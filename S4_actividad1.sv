==> flow/design.v <==
`timescale 1ns / 1ps
module BCD_display_7(
    input logic [3:0] BCD_in,
    output logic [6:0] sevenSeg 
    );  
    always_comb begin
        case(BCD_in)
            4'b0000: sevenSeg = 7'b0000001;	 
            4'b0001: sevenSeg = 7'b1001111;	 
            4'b0010: sevenSeg = 7'b0010010;	 
            4'b0011: sevenSeg = 7'b0000110;	 
            4'b0100: sevenSeg = 7'b1001100;	 
            4'b0101: sevenSeg = 7'b0100100;	 
            4'b0110: sevenSeg = 7'b0100000;	 
            4'b0111: sevenSeg = 7'b0001111;	 
            4'b1000: sevenSeg = 7'b0000000;	 
            4'b1001: sevenSeg = 7'b0001100;  
            4'b1010: sevenSeg = 7'b0001000;  
            4'b1011: sevenSeg = 7'b1100000;	 
            4'b1100: sevenSeg = 7'b0110001;  
            4'b1101: sevenSeg = 7'b1000010;  
            4'b1110: sevenSeg = 7'b0110000;	 
            4'b1111: sevenSeg = 7'b0111000;	 
            default: sevenSeg = 7'b1111111;  
        endcase
   end
endmodule
`timescale 1ns / 1ps
module S4_actividad1(
    input  logic clock,
    input  logic reset,						
    input  logic [15:0] HEX_in,
    output logic [6:0]  segments,				 
    output logic [3:0]  anodes					 
    );	
    logic [2:0]selector;						 
    logic [3:0]selector_display;				 
    contador_nbits #(.N(2)) inst_contador(		 
    .clk(clock),
    .reset(reset),
    .count(selector)
    );
    bcd_selector inst_selector_bcd(				 
    .HEX_in(HEX_in),
    .count(selector),
    .bcd_out(selector_display)
    );
    BCD_display_7 inst_display(					 
    .BCD_in(selector_display),
    .sevenSeg(segments)
    );
    deco_8bits inst_deco(						 
    .entrada_deco(selector),
    .anodes(anodes)
    ); 
endmodule
`timescale 1ns / 1ps
module bcd_selector(  
    input logic [15:0] HEX_in,
    input logic [1:0] count,
    output logic [3:0] bcd_out
    );
    always_comb begin
    case(count)
        2'b00:bcd_out = HEX_in[3:0];
        2'b01:bcd_out = HEX_in[7:4];
        2'b10:bcd_out = HEX_in[11:8];
        2'b11:bcd_out = HEX_in[15:12];
        default: bcd_out = 'd0;
    endcase 
    end
endmodule
`timescale 1ns / 1ps
module contador_nbits #(parameter N = 8)(
    input logic clk,reset, 
    output logic [N-1:0] count
    );
    always_ff @(posedge clk) begin
        if (reset)
            count <= 8'b0;
        else 
            count <= count + 1;
    end  
endmodule
`timescale 1ns / 1ps
module deco_8bits(
    input logic [1:0] entrada_deco,
    output logic [3:0] anodes
    );
    always_comb begin
    case(entrada_deco)
        2'b00:anodes = 4'b1110;
        2'b01:anodes = 4'b1101;
        2'b10:anodes = 4'b1011;
        2'b11:anodes = 4'b0111;
        default: anodes = 4'b1111; 
     endcase
    end
endmodule
From RTL to reports: S4_actividad1

Tool output for the design above, in the order of the flow.
Line numbers count from 1 in the design file above.
Operators: Yosys type, input widths -> output width; for muxes data width and select width s.
Cell names lack the library's common part.
Not given: n/a

Top: S4_actividad1
Clock: clock
Cell library: sky130hd
Timing corner: tt_025C_1v80

Word level

Yosys after proc, flatten, opt, wreduce and memory -nomap, before mapping. Enables and synchronous resets that opt folds into registers are not counted as muxes. Memory bits, and registers merged into a memory's read port (data or address), are not among the register bits. Print and check cells are not counted. Equal cells are merged and count once.
Memory sizes are those after Yosys's memory passes, which may raise the word count (mostly to a power of two), join words into wider ones and drop unused or constant bits.

Reductions and logical operators: 1
Add/subtract/negate cells: 1
Multiplexer cells: 2
Equality and inequality tests: 3

Operator list:

| kind                | number |
| $pmux 4 s4          | 2 |
| $eq 2x2->1 const B  | 2 |
| $add 2x1->2 const B | 1 |
| $eq 2x1->1 const B  | 1 |
| $logic_not 2->1     | 1 |

Output and inout port bits: 11
Elaborated cells: 9
Memories: 1
Bits of input ports: 18
Flip-flop bits (word level): 2
Memory bits (read-only): 112

Memory list:

| name             | depth | bits a word | read ports | wr ports | line | text |
| (name not given) | 16    | 7           | 1          | 0        | 7    | `case(BCD_in)` |

Longest topological paths

Depth = most cells in a row (Yosys ltp): at word level without a register or memory, in the mapped netlist without a sequential cell, where the memories' decode and read muxes count.

Depth in word-level cells: 2
ABC_AREA: 0
Depth in mapped cells: 8
Depth with buffers taken out: 8

Mapped cells and area

Yosys stat after the flow's synthesis: flattened, memories mapped to cells. It holds for the ABC_AREA given above (unset counts as 0); a run with the other value may have another netlist.
The area totals of this step are shown rounded.

Mapped area: 512 µm²
Standard cells after synthesis: 61
Sequential part of the area: 40.0 µm²
Flip-flops: 2

Cell types:

| cell type | number | area in all (µm²) |
| ha_1      | 10     | 125.12 |
| mux2i_1   | 7      | 70.067 |
| inv_1     | 12     | 45.043 |
| dfxtp_1   | 2      | 40.038 |
| a222oi_1  | 3      | 30.029 |
| nor2b_1   | 4      | 25.024 |
| buf_6     | 2      | 22.522 |
| a21oi_1   | 4      | 20.019 |
| o22ai_1   | 3      | 18.768 |
| mux2_4    | 1      | 15.014 |
| a211oi_2  | 1      | 12.512 |
| nor3b_2   | 1      | 12.512 |
| o22ai_2   | 1      | 12.512 |
| nand2_1   | 3      | 11.261 |
| a21oi_2   | 1      | 8.758 |
| o2bb2ai_1 | 1      | 8.758 |
| xnor2_1   | 1      | 8.758 |
| a22oi_1   | 1      | 7.507 |

Not listed: further types 3, cells in them 3.
The figures by module come from a second, unflattened synthesis with its own total; it is not the netlist above.

Cells (unflattened synthesis): 51
Area total of the unflattened synthesis: 449 µm²

Rows give one instance, submodules left out.

Modules:

| module               | area (µm²) | instances | seq. area (µm²) | cells |
| BCD_display_7        | 265        | 1         | 0.0             | 38 |
| bcd_selector         | 105        | 1         | 0.0             | 4 |
| contador_nbits (N=2) | 56.3       | 1         | 40.0            | 5 |
| deco_8bits           | 22.5       | 1         | 0.0             | 4 |
| S4_actividad1        | 0.0        | 1         | 0.0             | 0 |

Worst setup path after synthesis

Path of least setup slack by OpenSTA after synthesis, without wires, with an ideal clock, recovery checks aside; 20% of the period is set as input and as output delay. Where synthesis merged equal registers, the netlist keeps one of their names.

Kind: register to output
Start: register inst_contador.count[0]
End: output segments[1]
Delay of the path: 1.789 ns
Path slack: 0.155 ns
Buffers on the path: 0
Launch time at the first pin: 0.000 ns
Arrival time: 1.789 ns
Stages: 9
Output delay: 0.486 ns
Clock period: 2.43 ns
Period reached after synthesis: 2.275 ns

"delay of the path" = arrival - input delay + setup time.
A path that ends at an output port has no setup time.
"stages" counts driving pins, that of a launching flip-flop among them; a cell with two outputs on the path counts twice.
"period reached after synthesis" is the clock period less the worst setup slack; recovery checks do not enter. This is arithmetic on one report: input and output delays are still those of the set period (20% each).
Between the ends stands the longest chain of elaborated cells between them, by number of cells; it is not shown to be the way that was timed. Of several equally long chains one is given.
A line is the first line of the expression or statement that the cell stems from. Yosys adds cells for indexed reads and writes and turns some case tables into memories.
The chain passes a memory read, where the word-level depth is cut; so it can be longer than that depth.

Cells stage by stage: dfxtp_1 > inv_1 > ha_1 > a222oi_1 > a21oi_1 > inv_1 > ha_1 > mux2i_1 > o22ai_1
Length of the longest elaborated chain: 3

RTL lines, path post-synthesis:

| what          | line | text |
| from (decl)   | 76   | `output logic [N-1:0] count` |
| from (assign) | 80   | `count <= 8'b0;` |
| from (assign) | 82   | `count <= count + 1;` |
| $eq 2x2->1    | 64   | `case(count)` |
| $pmux 4 s4    | 64   |  |
| $mem_v2 16x7  | 7    | `case(BCD_in)` |
| to (decl)     | 33   | `output logic [6:0] segments,` |

Timing after layout

From the final timing report of flow run A: the path of least setup slack in the routed layout; clock arrival at registers is part of the times.

Kind: register to output
Start: register inst_contador.count[0]
End: output segments[3]
Stages: 12
Output delay: 0.32 ns
Launch time at the first pin: 0.23 ns
Buffers on the path: 3
Arrival time: 2.20 ns
Path slack: -0.94 ns
Clock period: 1.58 ns

Between the ends stands the longest chain of elaborated cells between them, by number of cells; it is not shown to be the way that was timed. Of several equally long chains one is given.
The chain passes a memory read, where the word-level depth is cut; so it can be longer than that depth.

Cells stage by stage: dfxtp_4 > inv_4 > ha_4 > a222oi_1 > buf_4 > buf_6 > a21oi_4 > inv_2 > ha_4 > mux2i_1 > mux2i_1 > buf_2
Length of the longest elaborated chain: 3

RTL lines, path post-layout:

| what          | line | text |
| from (decl)   | 76   | `output logic [N-1:0] count` |
| from (assign) | 80   | `count <= 8'b0;` |
| from (assign) | 82   | `count <= count + 1;` |
| $eq 2x2->1    | 64   | `case(count)` |
| $pmux 4 s4    | 64   |  |
| $mem_v2 16x7  | 7    | `case(BCD_in)` |
| to (decl)     | 33   | `output logic [6:0] segments,` |

Measured results for S4_actividad1: 2 stored runs of the Yosys and OpenROAD flow on sky130hd. The settings differ; the order carries no meaning. The constraints put input and output delay at 20% of the set period each and load the outputs with 0.01 pF.
"achieved clock period" is the run's clock period less its worst setup slack. It is reckoned from that one timing run; input and output delays stay at 20% of the period that was set.
Results are given in rounded form.
Settings: n/a = not set for that run.

| name                                    | flow run A | flow run B |
| period_ns                               | 1.58       | 2.45       |
| CORE_UTILIZATION                        | 37         | 40         |
| PLACE_DENSITY_LB_ADDON                  | 0.3        | n/a        |
| CTS_CLUSTER_SIZE                        | 100        | n/a        |
| SLEW_MARGIN                             | 10         | 20         |
| MIN_ROUTING_LAYER                       | met1       | n/a        |
| CAP_MARGIN                              | 20         | 20         |
| CORE_MARGIN                             | 2          | 2          |
| chip area after synthesis (Yosys) (µm²) | 512        | 512        |
| die outline area (µm²)                  | 1700       | 1580       |
| utilization after layout                | 0.826      | 0.915      |
| setup slack of the critical path (ns)   | -0.936     | -0.306     |
| final setup TNS (ns)                    | -6.16      | -1.63      |
| worst hold slack after layout (ns)      | 0.470      | 0.497      |
| achieved clock period (ns)              | 2.516      | 2.756      |
